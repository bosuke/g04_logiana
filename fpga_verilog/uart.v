==> flow/design.v <==
module uart (
  input wire clk,
  input wire rst,
  input wire rx,
  output wire tx,
  input wire [7:0] send_data,
  input wire send_req,
  output wire send_ready,
  output wire [7:0] recv_data,
  output wire recv_valid
  );
  parameter CLK_x4_DIV_COUNTER_WIDTH = 8;
  parameter CLK_x4_DIV_COUNT = 216;
  wire baud_x4_clk;
  wire baud_clk;
  reg [CLK_x4_DIV_COUNTER_WIDTH-1:0] div_counter = CLK_x4_DIV_COUNT;
  assign baud_x4_clk = (div_counter == 0);
  always @(posedge clk or posedge rst) begin
    if (rst) begin
      div_counter <= CLK_x4_DIV_COUNT;
    end else begin
      if (div_counter == 0) begin
        div_counter <= CLK_x4_DIV_COUNT;
      end else begin
        div_counter <= div_counter - 1'b1;
      end
    end
  end
  reg [1:0] x4counter = 2'b11;
  assign baud_clk = (x4counter == 0) & baud_x4_clk;
  always @(posedge clk or posedge rst) begin
    if (rst) begin
      x4counter <= 2'b11;
    end else begin
      if (baud_x4_clk) begin
        x4counter <= {x4counter[0], ~x4counter[1]};
      end
    end
  end
  reg tx_reg = 1;
  reg send_ready_reg = 1;
  reg [7:0] tx_data = 0;
  reg [3:0] tx_counter = 0;
  parameter TX_IDLE = 0,        
            TX_START_SEND = 1,  
            TX_BIT0_SEND = 2,   
            TX_BIT7_SEND = 9,   
            TX_STOP_SEND = 10,  
            TX_STOP_WAIT = 11;  
  assign tx = tx_reg;
  assign send_ready = send_ready_reg;
  always @(posedge clk or posedge rst) begin
    if (rst) begin
      tx_reg <= 1;
      tx_data <= 0;
      tx_counter <= 0;
      send_ready_reg <= 1;
    end else begin
      case (tx_counter)
        TX_IDLE: begin
          if (send_req) begin
            tx_data <= send_data;
            tx_counter <= tx_counter + 1'b1;
            send_ready_reg <= 0;
          end
        end
        TX_START_SEND: begin
          if (baud_clk) begin
            tx_reg <= 0;
            tx_counter <= tx_counter + 1'b1;
          end
        end
        TX_STOP_SEND: begin
          if (baud_clk) begin
            tx_reg <= 1;
            tx_counter <= tx_counter + 1'b1;
          end
        end
        TX_STOP_WAIT: begin
          if (baud_clk) begin
            tx_counter <= TX_IDLE;
            send_ready_reg <= 1;
          end
        end
        default : begin  
          if (baud_clk) begin
            tx_reg <= tx_data[0];
            tx_data <= {1'b0, tx_data[7:1]};
            tx_counter <= tx_counter + 1'b1;
          end
        end
      endcase
    end
  end
  reg [7:0] recv_data_reg = 0;
	reg recv_valid_reg = 0;
	reg [3:0] rx_counter = 0;
	reg [1:0] sample_counter = 0;
	wire sample_point = (sample_counter == 0);
	parameter RX_IDLE = 0,        
            RX_START_RECV = 1,  
	          RX_BIT0_RECV  = 2,  
	          RX_BIT7_SEND  = 9,  
	          RX_STOP_RECV = 10;  
  assign recv_data = recv_data_reg;
  assign recv_valid = recv_valid_reg;
	always @(posedge clk or posedge rst) begin
		if (rst) begin
			recv_data_reg <= 0;
			recv_valid_reg <= 0;
			rx_counter <= 0;
			sample_counter <= 0;
		end else begin
			case (rx_counter)
				RX_IDLE: begin
					if (baud_x4_clk && (rx == 0)) begin
							rx_counter <= rx_counter + 1'b1;
							sample_counter <= 0;
					end
					recv_valid_reg <= 0;
				end
				RX_START_RECV: begin
					if (baud_x4_clk) begin
						if (sample_point) begin
              if (rx == 0) begin  
                rx_counter <= rx_counter + 1'b1;
              end else begin
                rx_counter <= RX_IDLE;   
              end
						end
						sample_counter <= sample_counter + 1'b1;
					end
				end
				RX_STOP_RECV: begin
					if (baud_x4_clk) begin
						if (sample_point) begin
              if (rx == 1) begin  
                recv_valid_reg <= 1;
              end
							rx_counter <= RX_IDLE;
						end
						sample_counter <= sample_counter + 1'b1;
					end
				end
				default: begin
					if (baud_x4_clk) begin
						if (sample_point) begin
							recv_data_reg <= {rx, recv_data_reg[7:1]};
							rx_counter <= rx_counter + 1'b1;
						end
						sample_counter <= sample_counter + 1'b1;
					end
				end
			endcase
		end
	end
endmodule
## Step by step through the tools: uart

Tool output for the design above, in the order of the flow.
Line numbers count from 1 in the design file above.
Library cell names are shortened.
The mark -- stands for no value.

| set-up | value |
|---|---|
| top | uart |
| clock port | clk |
| standard-cell library | sky130hd |
| library corner | tt_025C_1v80 |

## After elaboration

Yosys after proc, flatten, opt, wreduce and memory -nomap, before mapping. Memory bits, and registers merged into a memory's read port (data or address), are not among the register bits. Print and check cells are not counted.

| storage and ports | value |
|---|---|
| register bits after elaboration | 39 |
| input port bits | 12 |
| output and inout port bits | 11 |
| word-level cells | 86 |

| cells by class | value |
|---|---|
| $add $sub $neg | 4 |
| equal/unequal tests | 13 |
| multiplexer cells | 30 |
| bitwise gates (word level) | 6 |
| reduce/logical cells | 23 |

Operators with widths:

| kind | number |
|---|---|
| 4-bit 2-to-1 mux | 11 |
| 8-bit 2-to-1 mux | 3 |
| 2-bit != test with constant B | 8 |
| 8-bit parallel mux with 2-bit select | 1 |
| 3-bit AND reduction | 4 |
| 4-bit equality test with constant B | 3 |
| 4-bit parallel mux with 3-bit select | 1 |
| 2-bit nonzero test | 5 |
| 4-bit by 1-bit adder with 4-bit output with constant B | 2 |
| 4-bit by 1-bit equality test with 1-bit output with constant B | 2 |
| 4-bit logical NOT | 2 |
| 8-bit by 1-bit subtractor with 8-bit output with constant B | 1 |
| 8-bit logical NOT | 1 |
| 4-bit parallel mux with 2-bit select | 1 |
| 7-bit AND reduction | 1 |
| 1-bit 2-to-1 mux | 7 |
| 3-bit OR reduction | 2 |
| 2-bit 2-to-1 mux | 3 |
| 1-bit NOT | 5 |
| 2-bit logical NOT | 2 |
| 2-bit AND reduction | 2 |
| 4-bit AND reduction | 1 |
| 1-bit parallel mux with 2-bit select | 2 |
| 3-bit nonzero test | 1 |
| 1-bit parallel mux with 3-bit select | 1 |
| 2-bit by 1-bit adder with 2-bit output with constant B | 1 |
| 2-bit OR reduction | 1 |
| 1-bit bitwise AND | 1 |
| 1-bit logical AND | 1 |

## Longest topological paths

Longest topological path by Yosys (ltp), each cell counted once; first at word level (registers and memories cut), then after technology mapping (sequential cells cut; the memories' decode and read muxes count).

| logic depth | value |
|---|---|
| depth after elaboration | 5 |
| ABC_AREA | 0 |
| mapped depth | 7 |
| depth with buffers taken out | 6 |

## Mapped cells and area

Source: synth_stat.txt of the flow (Yosys; design flattened, memories mapped). It holds for the ABC_AREA given above (unset counts as 0); a run with the other value may have another netlist.
Totals and module areas in this step are rounded.

| mapped netlist | value |
|---|---|
| cell count | 183 |
| synthesis area | 2060 sq um |
| sequential part of the area | 986 sq um |
| flip-flop cells | 39 |
| buffers | 5 |

Cells by type:

| cell | number | area in all (sq um) |
|---|---|---|
| dfrtp_1 | 31 | 775.744 |
| mux2_2 | 23 | 258.998 |
| dfstp_2 | 8 | 210.202 |
| ha_1 | 10 | 125.12 |
| nand2_1 | 18 | 67.565 |
| o21ai_0 | 12 | 60.058 |
| inv_1 | 14 | 52.55 |
| nor2_1 | 14 | 52.55 |
| nor3_4 | 2 | 32.531 |
| mux2i_1 | 3 | 30.029 |
| nor4b_4 | 1 | 23.773 |
| buf_6 | 2 | 22.522 |
| nand3b_1 | 3 | 22.522 |
| a21oi_1 | 4 | 20.019 |
| nor3b_4 | 1 | 18.768 |
| xnor2_1 | 2 | 17.517 |
| xor2_1 | 2 | 17.517 |
| a21oi_4 | 1 | 16.266 |

Not listed: further types 27, cells in them 32.

## Worst setup path after synthesis

Source: OpenSTA report_checks on the synthesized netlist (no wires, ideal clock, input and output delay 20% of the period each), path of least setup slack; recovery checks are left aside. Register names are those of the netlist, which keeps one name where synthesis merged equal registers.

| path post-synthesis | value |
|---|---|
| path type | flip-flop to flip-flop |
| start | register tx_counter[0] |
| end | register tx_data[0] |
| clock period | 2.36 ns |
| library setup time | 0.125 ns |
| time at the first pin | 0.000 ns |
| data arrival time | 1.848 ns |
| data required time | 2.235 ns |
| setup slack | 0.388 ns |
| delay of the path | 1.973 ns |
| stages | 7 |
| buffers on the path | 0 |
| synthesis period reached | 1.972 ns |

"delay of the path" = arrival - input delay + setup time.
"stages" counts driving pins, that of a launching flip-flop among them; a cell with two outputs on the path counts twice.
"synthesis period reached" is the clock period less the worst setup slack; recovery checks do not enter. This is arithmetic on one report: input and output delays are still those of the set period (20% each).
Between the ends stands the longest chain of elaborated cells between them, by number of cells; it is not shown to be the way that was timed. Of several equally long chains one is given.
A line is the first line of the expression or statement that the cell stems from. Yosys adds cells for indexed reads and writes and turns some case tables into memories.
A register here has more assigning lines than the two given.

| on the way, post-synthesis | value |
|---|---|
| path through | dfrtp_1 > inv_1 > ha_1 > nor3b_4 > nand2_1 > a21oi_4 > mux2_2 |
| cells in the longest elaborated chain | 4 |
| elaborated cells between the ends (all ways) | 10 |
| RTL lines with such cells | 1 |
| those cells by class | 4 x eq/ne; 1 x mux; 1 x logic; 4 x reduce/logical |

RTL lines, path post-synthesis:

| item | line | text |
|---|---|---|
| start: declaration | 43 | `reg [3:0] tx_counter = 0;` |
| start: assignment | 63 | `tx_counter <= tx_counter + 1'b1;` |
| start: assignment | 70 | `tx_counter <= tx_counter + 1'b1;` |
| 4-bit equality test | 59 | `case (tx_counter)` |
| 3-bit OR reduction | -- |  |
| 1-bit NOT | -- |  |
| 3-bit AND reduction | -- |  |
| end: assignment | 62 | `tx_data <= send_data;` |
| end: assignment | 88 | `tx_data <= {1'b0, tx_data[7:1]};` |
| end: declaration | 42 | `reg [7:0] tx_data = 0;` |

## Timing after layout

From the final timing report of record 1: the path of least setup slack in the routed layout; clock arrival at registers is part of the times.

| path after layout | value |
|---|---|
| path type | flip-flop to flip-flop |
| start | register div_counter[0] |
| end | register recv_data_reg[6] |
| clock period | 2.41 ns |
| library setup time | 0.11 ns |
| time at the first pin | 0.28 ns |
| data arrival time | 2.28 ns |
| data required time | 2.57 ns |
| setup slack | 0.29 ns |
| stages | 8 |
| buffers on the path | 1 |

Between the ends stands the longest chain of elaborated cells between them, by number of cells; it is not shown to be the way that was timed. Of several equally long chains one is given.
A register here has more assigning lines than the two given.

| on the way, after layout | value |
|---|---|
| path through | dfrtp_1 > inv_1 > ha_1 > nor4b_4 > buf_4 > nand2_2 > nor3_4 > mux2_2 |
| cells in the longest elaborated chain | 2 |
| elaborated cells between the ends (all ways) | 2 |
| those cells by class | 2 x reduce/logical |

RTL lines, path after layout:

| item | line | text |
|---|---|---|
| start: declaration | 16 | `reg [CLK_x4_DIV_COUNTER_WIDTH-1:0] div_counter = CLK_x4_DIV_COUNT;` |
| start: assignment | 20 | `div_counter <= CLK_x4_DIV_COUNT;` |
| start: assignment | 23 | `div_counter <= CLK_x4_DIV_COUNT;` |
| 8-bit logical NOT | 17 | `assign baud_x4_clk = (div_counter == 0);` |
| 3-bit AND reduction | -- |  |
| end: assignment | 109 | `recv_data_reg <= 0;` |
| end: assignment | 148 | `recv_data_reg <= {rx, recv_data_reg[7:1]};` |
| end: declaration | 95 | `reg [7:0] recv_data_reg = 0;` |

--- measured runs ---
Measured data: module uart, platform sky130hd, 2 stored runs of the flow under differing settings, order arbitrary. Input and output delays are each 20% of the period that was set; the output load is 0.01 pF.
By "clock period achieved" is meant the clock period of the run minus its worst setup slack. This is arithmetic on one report: input and output delays are still those of the set period (20% each).
"worst setup path time": the worst setup path's part of the clock period (all of it between registers, 20% less for each end at a port) less its slack. A launch clock that arrives late makes it longer, a capture clock that arrives late makes it shorter.
"power consumption" rests on the timing tool's default activity at the inputs, not on a simulated workload.
Results are given in rounded form.
Among the settings, . means not set for that run.

| setting or result | record 1 | record 2 |
|---|---|---|
| period_ns | 2.41 | 1.73 |
| CORE_UTILIZATION | 15 | 40 |
| SETUP_SLACK_MARGIN | 0.01 | . |
| PLACE_DENSITY_LB_ADDON | 0.24 | . |
| CORE_ASPECT_RATIO | 0.51 | . |
| CORE_MARGIN | 2 | 2 |
| CAP_MARGIN | 35 | 20 |
| SLEW_MARGIN | 20 | 20 |
| setup total negative slack (ns) | 0.000 | -1.11 |
| utilization in the final report | 0.201 | 0.583 |
| power consumption (µW) | 1470 | 1620 |
| worst setup slack after layout (ns) | 0.289 | -0.084 |
| clock period achieved (ns) | 2.121 | 1.814 |
| area of the synthesized netlist (sq um) | 2060 | 2060 |
| worst setup path time (ns) | 2.12 | 1.81 |
| type of the worst setup path | flip-flop to flip-flop | flip-flop to flip-flop |
| area of the die (sq um) | 14700 | 5730 |
| area of the standard cells in the finished layout (sq um) | 2670 | 2940 |
--- end ---
