==> flow/design.v <==
module logiana (
  input clk,
  input rst,
  input [7:0] probe,
  output [7:0] send_data,
  output send_req,
  input send_ready,
  input [7:0] recv_data,
  input recv_valid,
  output [16:0] sram_addr,
  inout [7:0] sram_data,
  output sram_ce_n,
  output sram_oe_n,
  output sram_we_n
);
  reg [16:0] sram_write_addr = 0;    
  reg [16:0] sram_read_addr  = 0;    
  reg [16:0] sram_addr_reg = 0;      
  reg sram_oe_n_reg = 1;             
  reg sram_we_n_reg = 1;             
  reg [7:0] sram_out_reg  = 0;       
  assign sram_addr = sram_addr_reg;
  assign sram_ce_n = 1'b0;
  assign sram_oe_n = sram_oe_n_reg;
  assign sram_we_n = sram_we_n_reg;
  wire [7:0] sram_input = sram_data;
  assign sram_data = sram_we_n_reg ? 8'hzz : sram_out_reg;
  reg [7:0] divide_setting = 0;    
  reg [7:0] pos_setting = 0;       
  reg trigger_setting = 0;         
  reg [2:0] probe_setting = 0;     
  reg running = 0;     
  reg start_req = 0;   
  parameter DIVIDE_SETTING_CMD = 1,
            POS_SETTING_CMD = 2,
            TRIGER_SETTING_CMD = 3,
            CONTROL_CMD = 4,
            READ_DATA_CMD = 5;
  parameter RISING_TRIGGER = 1,
            FALLING_TRIGER = 0;
  wire [2:0] recv_cmd = recv_data[2:0];
  reg  [2:0] recv_cmd_reg = 0;
  wire [4:0] recv_cmd_reserved = recv_data[6:5];
  wire recv_cmd_valid = (recv_cmd_reserved == 0)
                      && (DIVIDE_SETTING_CMD <= recv_cmd)
                      && (recv_cmd <= READ_DATA_CMD);
  wire recv_cmd_is_write = recv_data[7];
  parameter WAIT_WRITE_CMD_STATE = 0,   
            WAIT_WRITE_DATA_STATE = 1;  
  reg uart_recv_state = WAIT_WRITE_CMD_STATE;
  always @ (posedge clk or posedge rst) begin
    if (rst) begin
      divide_setting <= 0;
      pos_setting <= 0;
      trigger_setting <= 0;
      probe_setting <= 0;
      start_req <= 0;
      recv_cmd_reg <= 0;
      uart_recv_state <= WAIT_WRITE_CMD_STATE;
    end else begin
      case (uart_recv_state)
        WAIT_WRITE_CMD_STATE: begin
          if (recv_valid && recv_cmd_valid && recv_cmd_is_write) begin
            recv_cmd_reg <= recv_cmd;
            uart_recv_state <= WAIT_WRITE_DATA_STATE;
          end
          start_req <= 0;
        end
        WAIT_WRITE_DATA_STATE: begin
          if (recv_valid) begin
            case (recv_cmd_reg)
              DIVIDE_SETTING_CMD: divide_setting <= recv_data;
              POS_SETTING_CMD: pos_setting <= recv_data;
              TRIGER_SETTING_CMD: begin
                trigger_setting <= recv_data[7];
                probe_setting <= recv_data[2:0];
              end
              CONTROL_CMD:  start_req <= 1;
            endcase
            uart_recv_state <= WAIT_WRITE_CMD_STATE;
          end
        end
      endcase
    end
  end
  reg [7:0] send_reg_data = 0;
  assign send_data = send_reg_data;
  reg send_req_reg = 0;
  assign send_req = send_req_reg;
  parameter WAIT_READ_CMD_STATE = 0,     
            WAIT_SEND_READY_STATE = 1,   
            REQ_SRAM_READ_STATE = 2,     
            WAIT_SRAM_READ_STATE = 3,    
            WAIT_SRAM_SEND_READY_STATE = 4;  
  reg [2:0] uart_send_state = WAIT_READ_CMD_STATE;
  always @ (posedge clk or posedge rst) begin
    if (rst) begin
      send_reg_data <= 0;
      send_req_reg <= 0;
      uart_send_state <= WAIT_READ_CMD_STATE;
    end else begin
      case (uart_send_state)
        WAIT_READ_CMD_STATE: begin
          if (recv_valid && recv_cmd_valid && (~recv_cmd_is_write)) begin
            case (recv_cmd)
              DIVIDE_SETTING_CMD: begin
                send_reg_data <= divide_setting;
                uart_send_state <= WAIT_SEND_READY_STATE;
              end
              POS_SETTING_CMD: begin
                send_reg_data <= pos_setting;
                uart_send_state <= WAIT_SEND_READY_STATE;
              end
              TRIGER_SETTING_CMD: begin
                send_reg_data <= {trigger_setting, 4'h00, probe_setting};
                uart_send_state <= WAIT_SEND_READY_STATE;
              end
              CONTROL_CMD: begin
                send_reg_data <= {7'h00, running};
                uart_send_state <= WAIT_SEND_READY_STATE;
              end
              READ_DATA_CMD: begin
                sram_read_addr <= sram_write_addr;
                uart_send_state <= REQ_SRAM_READ_STATE;
              end
            endcase
          end
          send_req_reg <= 0;
        end
        WAIT_SEND_READY_STATE: begin
          if (send_ready) begin
            send_req_reg <= 1;
            uart_send_state <= WAIT_READ_CMD_STATE;
          end
        end
        REQ_SRAM_READ_STATE: begin
          uart_send_state <= WAIT_SRAM_READ_STATE;
          send_req_reg <= 0;
        end
        WAIT_SRAM_READ_STATE: begin
          send_reg_data <= sram_input;
          sram_read_addr <= sram_read_addr + 1'b1;
          uart_send_state <= WAIT_SRAM_SEND_READY_STATE;
          send_req_reg <= 0;
        end
        WAIT_SRAM_SEND_READY_STATE: begin
          if (send_ready) begin
            send_req_reg <= 1;
            if (sram_read_addr == sram_write_addr) begin
              uart_send_state <= WAIT_READ_CMD_STATE;
            end else begin
              uart_send_state <= REQ_SRAM_READ_STATE;
            end
          end
        end
      endcase
    end
  end
  reg [7:0] divide_counter = 0;
  wire sample_point = (divide_counter == 0);  
  always @ (posedge clk or posedge rst) begin
    if (rst) begin
      divide_counter <= 0;
    end else begin
      if (divide_counter == divide_setting) begin
        divide_counter <= 0;
      end else begin
        divide_counter <= divide_counter + 1'b1;
      end
    end
  end
  reg [7:0] probe_reg = 0;   
  always @(posedge clk) begin
    if (sample_point) begin
      probe_reg <= probe;
    end
  end
  wire trigger_probe = probe_reg[probe_setting];
  reg prev_trigger_probe = 0;
  always @(posedge clk) begin
    if (sample_point) begin
      prev_trigger_probe <= trigger_probe;
    end
  end
  wire probe_rising = trigger_probe & (~prev_trigger_probe);
  wire probe_failing = (~trigger_probe) & prev_trigger_probe;
  wire trigger_condition = (trigger_setting == RISING_TRIGGER) ? probe_rising : probe_failing;
  reg triggered  = 0;  
  reg [16:0] sample_counter = 0;  
    always @(posedge clk or posedge rst) begin
    if (rst) begin
      running <= 0;
      triggered <= 0;
      sample_counter <= 0;
      sram_addr_reg <= 0;
      sram_out_reg <= 0;
      sram_oe_n_reg <= 1;
      sram_we_n_reg <= 1;
    end else begin
      if (start_req) begin
        running <= 1;
        triggered <= 0;
        sram_write_addr <= 0;
        sram_oe_n_reg <= 1;
        sram_we_n_reg <= 1;
      end else if (running && sample_point) begin
        sram_out_reg <= probe_reg;
        sram_addr_reg <= sram_write_addr;
        sram_write_addr <= sram_write_addr + 1'b1;
        sram_oe_n_reg <= 1;
        if (~triggered) begin
          triggered <= trigger_condition;
          if (trigger_condition) begin
            sample_counter <= {pos_setting, 9'h000};
          end
          sram_we_n_reg <= 0;
        end else begin
          if (sample_counter == 17'h1FFFF) begin
            running <= 0;
            sram_we_n_reg <= 1;
          end else begin
            sample_counter <= sample_counter + 1'b1;
            sram_we_n_reg <= 0;
          end
        end
      end else if (uart_send_state == REQ_SRAM_READ_STATE) begin
        sram_addr_reg <= sram_read_addr;
        sram_oe_n_reg <= 0;
        sram_we_n_reg <= 1;
      end else begin
        sram_oe_n_reg <= 1;
        sram_we_n_reg <= 1;
      end
    end
  end
endmodule
# Step by step through the tools: logiana
# The steps from the RTL of logiana to its reports follow in flow order.
# Lines are those of the file above, counted from 1.
# A cell with -- has no value.
# setup
design,logiana
clock,clk
lib,sky130hd
corner,tt_025C_1v80

# Elaborated design
# Source: Yosys, flattened and elaborated, memories not mapped. Widths are those after wreduce. Registers that Yosys merges into a memory's read port (data or address) are not register bits. Print and check cells do not count. Equal cells are merged and count once.
# bits
ff_bits,134
latch_bits,0
mem_bits_rw,0
mem_bits_ro,0
clocked_rd_ports_x_width,0
n_memories,0
input_bits,20
output_inout_bits,37
wordCells,140
# op_classes
n_addsub,4
n_mul,0
n_div,0
n_cmp,2
eq_ne,26
shift,1
muxes,43
n_logic,8
reduce_logical,34
# op_table
cell,count
2-to-1 mux 17 bit,8
adder 17 x 1 -> 17 bit (second input constant),3
parallel mux 17 bit (select 2 bit),1
parallel mux 8 bit (select 4 bit),1
2-to-1 mux 8 bit,3
2-to-1 mux 1 bit,20
== test 3 x 2 -> 1 bit (second input constant),6
== test 17 bit,1
== test 17 bit (second input constant),1
parallel mux 8 bit (select 2 bit),1
AND reduction 3 bit,5
parallel mux 3 bit (select 5 bit),1
!= test 2 bit (second input constant),6
AND reduction 2 bit,6
nonzero test 2 bit,6
== test 3 bit (second input constant),4
== test 3 x 1 -> 1 bit (second input constant),3
2-to-1 mux 3 bit,3
AND reduction 4 bit,2
adder 8 x 1 -> 8 bit (second input constant),1
variable part select 8 x 3 -> 1 bit,1
== test 8 bit,1
zero test 8 bit,1
logical AND 1 bit,6
inverter 1 bit,6
parallel mux 3 bit (select 2 bit),1
parallel mux 1 bit (select 2 bit),3
!= test 5 bit (second input constant),1
# Other operator kinds: 14; their cells: 16.

# Longest topological paths
# Longest topological path by Yosys (ltp), each cell counted once; first at word level (registers and memories cut), then after technology mapping (sequential cells cut; the memories' decode and read muxes count).
# depth
word_depth,7
ABC_AREA,1
mapped_depth,16
ltp_nobuf,15

# Mapped cells and area
# Yosys stat after the flow's synthesis: flattened, memories mapped to cells. It holds for the ABC_AREA given above (unset counts as 0); a run with the other value may have another netlist.
# The area totals of this step are shown rounded.
# synth_totals
cells,916
mapped_area_um2,7400
seqArea_um2,3600
ffs,134
buffers,27
# types
cell_type,count,area_total_um2
sky130_fd_sc_hd__dfrtp_1,89,2.23E+03
sky130_fd_sc_hd__edfxtp_1,43,1.29E+03
sky130_fd_sc_hd__nand2_1,238,893.357
sky130_fd_sc_hd__nor2_1,90,337.824
sky130_fd_sc_hd__inv_1,89,334.07
sky130_fd_sc_hd__nand3_1,59,295.283
sky130_fd_sc_hd__o21ai_0,54,270.259
sky130_fd_sc_hd__a21oi_1,40,200.192
sky130_fd_sc_hd__xnor2_1,22,192.685
sky130_fd_sc_hd__nand4_1,26,162.656
sky130_fd_sc_hd__xor2_1,15,131.376
sky130_fd_sc_hd__o21ai_1,26,130.125
sky130_fd_sc_hd__nor3_1,17,85.082
sky130_fd_sc_hd__ha_1,6,75.072
sky130_fd_sc_hd__o21ai_2,8,70.067
sky130_fd_sc_hd__buf_6,5,56.304
sky130_fd_sc_hd__dfstp_2,2,52.55
sky130_fd_sc_hd__inv_2,14,52.55
# Not listed: further types 27, cells in them 73.

# Worst setup path after synthesis
# Path of least setup slack by OpenSTA after synthesis, without wires, with an ideal clock, recovery checks aside; 20% of the period is set as input and as output delay. Where synthesis merged equal registers, the netlist keeps one of their names.
# synth_path
path_kind,input-to-reg
startpoint,input port rst
endpoint,register sram_read_addr[0]
clock_period_ns,3.81
input_delay_ns,0.762
setup_ns,0.391
t_first_pin_ns,0.762
arrival_ns,3.803
required_time_ns,3.419
setup_slack_ns,-0.384
delay_ns,3.432
path_stages,3
n_path_buf,0
period_less_setup_slack_ns,4.194
# "delay_ns" = arrival - input delay + setup time.
# "path_stages": output pins that drive a net of the path, with the launching flip-flop's if there is one; two outputs of one cell count as two.
# "period_less_setup_slack_ns" is the clock period less the worst setup slack; recovery checks do not enter. This is arithmetic on one report: input and output delays are still those of the set period (20% each).
# Between the ends stands the longest chain of elaborated cells between them, by number of cells; it is not shown to be the way that was timed. Of several equally long chains one is given.
# Each line given opens the expression or statement behind the cell; cells for indexed reads and writes are added by Yosys, which also makes memories of some case tables.
# synth_via
path_cell_list,sky130_fd_sc_hd__inv_1 sky130_fd_sc_hd__o21ai_0 sky130_fd_sc_hd__nor2_1
elab_chain_cells,2
cells_between,2
cone_lines,0
cone_classes,1 x logic; 1 x reduce/logical
# synth_lines
element,line,source
from (decl),3,"input rst,"
inverter 1 bit,--,
AND reduction 4 bit,--,
to (assign),123,sram_read_addr <= sram_write_addr;
to (assign),142,sram_read_addr <= sram_read_addr + 1'b1;
to (decl),17,reg [16:0] sram_read_addr  = 0;

# Path in the finished layout
# Path of least setup slack in the final report of entry A (OpenROAD, finished layout, wires in). Where an end is a register, its clock arrival counts in the times.
# layout_path
path_kind,reg-to-reg
startpoint,register divide_counter[0]
endpoint,register sram_write_addr[10]
clock_period_ns,2.4
setup_ns,0.29
t_first_pin_ns,0.44
arrival_ns,2.39
required_time_ns,2.56
setup_slack_ns,0.16
path_stages,10
n_path_buf,2
# Between the ends stands the longest chain of elaborated cells between them, by number of cells; it is not shown to be the way that was timed. Of several equally long chains one is given.
# At most two assigning lines are given for a register; there are more.
# The path ends at the enable pin of a flip-flop; only ways to that pin are counted.
# layout_via
path_cell_list,sky130_fd_sc_hd__dfrtp_1 sky130_fd_sc_hd__inv_1 sky130_fd_sc_hd__ha_1 sky130_fd_sc_hd__nand3_1 sky130_fd_sc_hd__nor3_4 sky130_fd_sc_hd__and2_1 sky130_fd_sc_hd__buf_6 sky130_fd_sc_hd__nor2_1 sky130_fd_sc_hd__nor2_4 sky130_fd_sc_hd__buf_4
elab_chain_cells,4
cells_between,4
cone_lines,2
cone_classes,4 x reduce/logical
# layout_lines
element,line,source
from (decl),159,reg [7:0] divide_counter = 0;
from (assign),163,divide_counter <= 0;
from (assign),168,divide_counter <= divide_counter + 1'b1;
zero test 8 bit,160,wire sample_point = (divide_counter == 0);
logical AND 1 bit,206,end else if (running && sample_point) begin
nonzero test 2 bit,--,
AND reduction 2 bit,--,
to (assign),203,sram_write_addr <= 0;
to (assign),209,sram_write_addr <= sram_write_addr + 1'b1;
to (decl),16,reg [16:0] sram_write_addr = 0;

FLOW RESULTS
============

Top module logiana; platform sky130hd; tools Yosys and OpenROAD; 2 stored runs in no particular order. Input and output delays are each 20% of the period that was set; the output load is 0.01 pF.
"period_less_ws_ns": clock period set for the run, less the worst setup slack. It is reckoned from that one timing run; input and output delays stay at 20% of the period that was set.
"worst_path_ns" = time allowed to the worst setup path (clock period - input delay - output delay, where it has them) - its slack; a late launch clock adds to it, a late capture clock takes from it.
"final_power_uw" is the tool's figure for a default switching activity; nothing was simulated.
The measured numbers are rounded.

Entry A, flow files:
==> flow/run.sh <==
#!/bin/bash
# the make line also repeats the synthesis and layout settings of config.mk as NAME=value (left out here)
make -C /OpenROAD-flow-scripts/flow DESIGN_CONFIG=/design/flow/config.mk WORK_HOME=/design/flow/orfs CLKGATE_MAP_FILE= finish
==> flow/config.mk <==
export PLATFORM = sky130hd
export DESIGN_NAME = logiana
export DESIGN_NICKNAME = logiana
export VERILOG_FILES = /design/flow/design.v
export SDC_FILE = /design/flow/constraint.sdc
export NUM_CORES = 4
export LEC_CHECK = 0
export ABC_AREA = 1
export CAP_MARGIN = 40
export CELL_PAD_IN_SITES_DETAIL_PLACEMENT = 2
export CELL_PAD_IN_SITES_GLOBAL_PLACEMENT = 3
export CORE_MARGIN = 2
export CORE_UTILIZATION = 17
export CTS_CLUSTER_DIAMETER = 63
export CTS_CLUSTER_SIZE = 94
export GPL_TIMING_DRIVEN = 0
export MAX_ROUTING_LAYER = met5
export SLEW_MARGIN = 20
==> flow/constraint.sdc <==
create_clock -name core_clock -period 2.4 [get_ports {clk}]
set_input_delay 0.4800 -clock core_clock [delete_from_list [all_inputs] [get_ports {clk}]]
set_output_delay 0.4800 -clock core_clock [all_outputs]
set_load 0.01 [all_outputs]

==> results of entry A, as CSV <==
result,value
total_die_area_um2,45000
fin_tns_ns,0.000
period_less_ws_ns,2.236
layout_stdcell_area_um2,9500
final_power_uw,9800
worst_path_ns,2.24
worstPathKind,"reg-to-reg"
synthesis_area_um2,7400
finalUtil_pct,22
worst_hold_slack_ns,0.15
worst_setup_slack_ns,0.16

Entry B, flow files:
==> flow/run.sh <==
#!/bin/bash
# the make line also repeats the synthesis and layout settings of config.mk as NAME=value (left out here)
make -C /OpenROAD-flow-scripts/flow DESIGN_CONFIG=/design/flow/config.mk WORK_HOME=/design/flow/orfs CLKGATE_MAP_FILE= finish
==> flow/config.mk <==
export PLATFORM = sky130hd
export DESIGN_NAME = logiana
export DESIGN_NICKNAME = logiana
export VERILOG_FILES = /design/flow/design.v
export SDC_FILE = /design/flow/constraint.sdc
export NUM_CORES = 4
export LEC_CHECK = 0
export CAP_MARGIN = 20
export CELL_PAD_IN_SITES_DETAIL_PLACEMENT = 2
export CELL_PAD_IN_SITES_GLOBAL_PLACEMENT = 1
export CORE_MARGIN = 10
export CORE_UTILIZATION = 20
export CTS_CLUSTER_SIZE = 71
export GPL_ROUTABILITY_DRIVEN = 1
export MIN_ROUTING_LAYER = met1
export PLACE_DENSITY_LB_ADDON = 0.04
export SLEW_MARGIN = 20
export TNS_END_PERCENT = 50
==> flow/constraint.sdc <==
create_clock -name core_clock -period 2.4 [get_ports {clk}]
set_input_delay 0.4800 -clock core_clock [delete_from_list [all_inputs] [get_ports {clk}]]
set_output_delay 0.4800 -clock core_clock [all_outputs]
set_load 0.01 [all_outputs]

==> results of entry B, as CSV <==
result,value
total_die_area_um2,44000
fin_tns_ns,0.000
period_less_ws_ns,2.307
layout_stdcell_area_um2,9300
final_power_uw,10000
worst_path_ns,2.31
worstPathKind,"reg-to-reg"
synthesis_area_um2,7100
finalUtil_pct,26
worst_hold_slack_ns,0.15
worst_setup_slack_ns,0.093
